==> flow/design.v <==
module PWM12(
	input [7:0] strength,
	input PWM_CLK,
	output wire PWM_OUT
);
reg [7:0] steps = 0;
always @ (posedge PWM_CLK) begin steps = steps + 1; end
assign PWM_OUT = steps > strength ? 0 : PWM_CLK;
endmodule
module PWM_SD(input [7:0] strength, input clk, output out);
	reg [8:0] accu;
	always @(posedge clk) accu <= accu[7:0] + strength[7:0];
	assign out = accu[8];
endmodule
# Tool chain data of PWM12
# What the tools print for PWM12, step after step.
# Lines are those of the file above, counted from 1.
# Library cell names are shortened.
# A cell with n/a has no value.
# inputs
design,PWM12
clk_port,PWM_CLK
lib,sky130hd
pvt_corner,tt_025C_1v80

# After elaboration
# Yosys after proc, flatten, opt, wreduce and memory -nomap, before mapping. Enables and synchronous resets that opt folds into registers are not counted as muxes. Memory bits, and registers merged into a memory's read port (data or address), are not among the register bits. Print and check cells are not counted. Equal cells are merged and count once.
# op_classes
mux,1
compare,1
addsub,1
# op_table
op,count
8-bit by 1-bit adder with 8-bit output with constant B,1
8-bit greater-than comparator,1
1-bit two-way mux,1
# bits
reg_bits,8
out_inout_bits,1
in_bits,9

# Depth
# Depth = most cells in a row (Yosys ltp): at word level without a register or memory, in the mapped netlist without a sequential cell, where the memories' decode and read muxes count.
# depth
word_depth,2
abc_area,0
depth_mapped,6

# Synthesis result
# Source: synth_stat.txt of the flow (Yosys; design flattened, memories mapped). It holds for the ABC_AREA given above (unset counts as 0); a run with the other value may have another netlist.
# by_type
cell,count
dfxtp_1,8
ha_1,9
xnor2_1,4
inv_1,8
xor2_1,2
nand3_1,3
nand4_1,2
a21oi_1,2
and4_1,1
a211oi_1,1
nand2_1,2
o21bai_1,1
o31ai_1,1
and3_1,1
nand2b_1,1
nor2b_1,1
or3_1,1
o21ai_0,1
nor2_1,1
# synth_totals
sequential_area_um2,160.2
synth_area_um2,465.4
stdcells,50
buf_cells,0
ffs,8

# Flow measurements of PWM12 on sky130hd: 2 stored runs with different settings, listed in no order. Input and output delays are each 20% of the period that was set; the output load is 0.01 pF.
# By "achievedPeriod_ns" is meant the clock period of the run minus its worst setup slack. This is arithmetic on one report: input and output delays are still those of the set period (20% each).
# By "worstPathTime_ns" is meant the share of the clock period that the worst setup path is allowed (20% is reserved at inputs, 20% at outputs), minus its slack. Clock arrival times at its registers enter into it.
# "final_power_w" is the tool's figure for a default switching activity; nothing was simulated.
# Among the settings, - means not set for that run.
# A result given as - is not shown for that run.
setting or result,run 1,run 2
period_ns,3.43,1.98
CAP_MARGIN,20,20
CORE_MARGIN,2,7
CORE_UTILIZATION,40,25
SLEW_MARGIN,20,5
PLACE_DENSITY_LB_ADDON,-,0.21
CORE_ASPECT_RATIO,-,0.62
CELL_PAD_IN_SITES_GLOBAL_PLACEMENT,-,2
ABC_AREA,-,1
GPL_TIMING_DRIVEN,-,1
CTS_CLUSTER_SIZE,-,45
CTS_CLUSTER_DIAMETER,-,91
MIN_ROUTING_LAYER,-,met2
layout_utilization_frac,0.576,0.425
timing.setup.tns_ns,0.000,0.000
achievedPeriod_ns,-,1.893
final_power_w,0.0003001,0.000401
final_setup_ws_ns,0.373,0.087
final_stdcell_area_um2,631.9,798.3
yosys_chip_area_um2,465.4,524.3
die_footprint_um2,1452.4,3611.7
ws_hold_ns,0.436,0.455
worstPathTime_ns,-,1.10
critical_path_kind,-,in2out
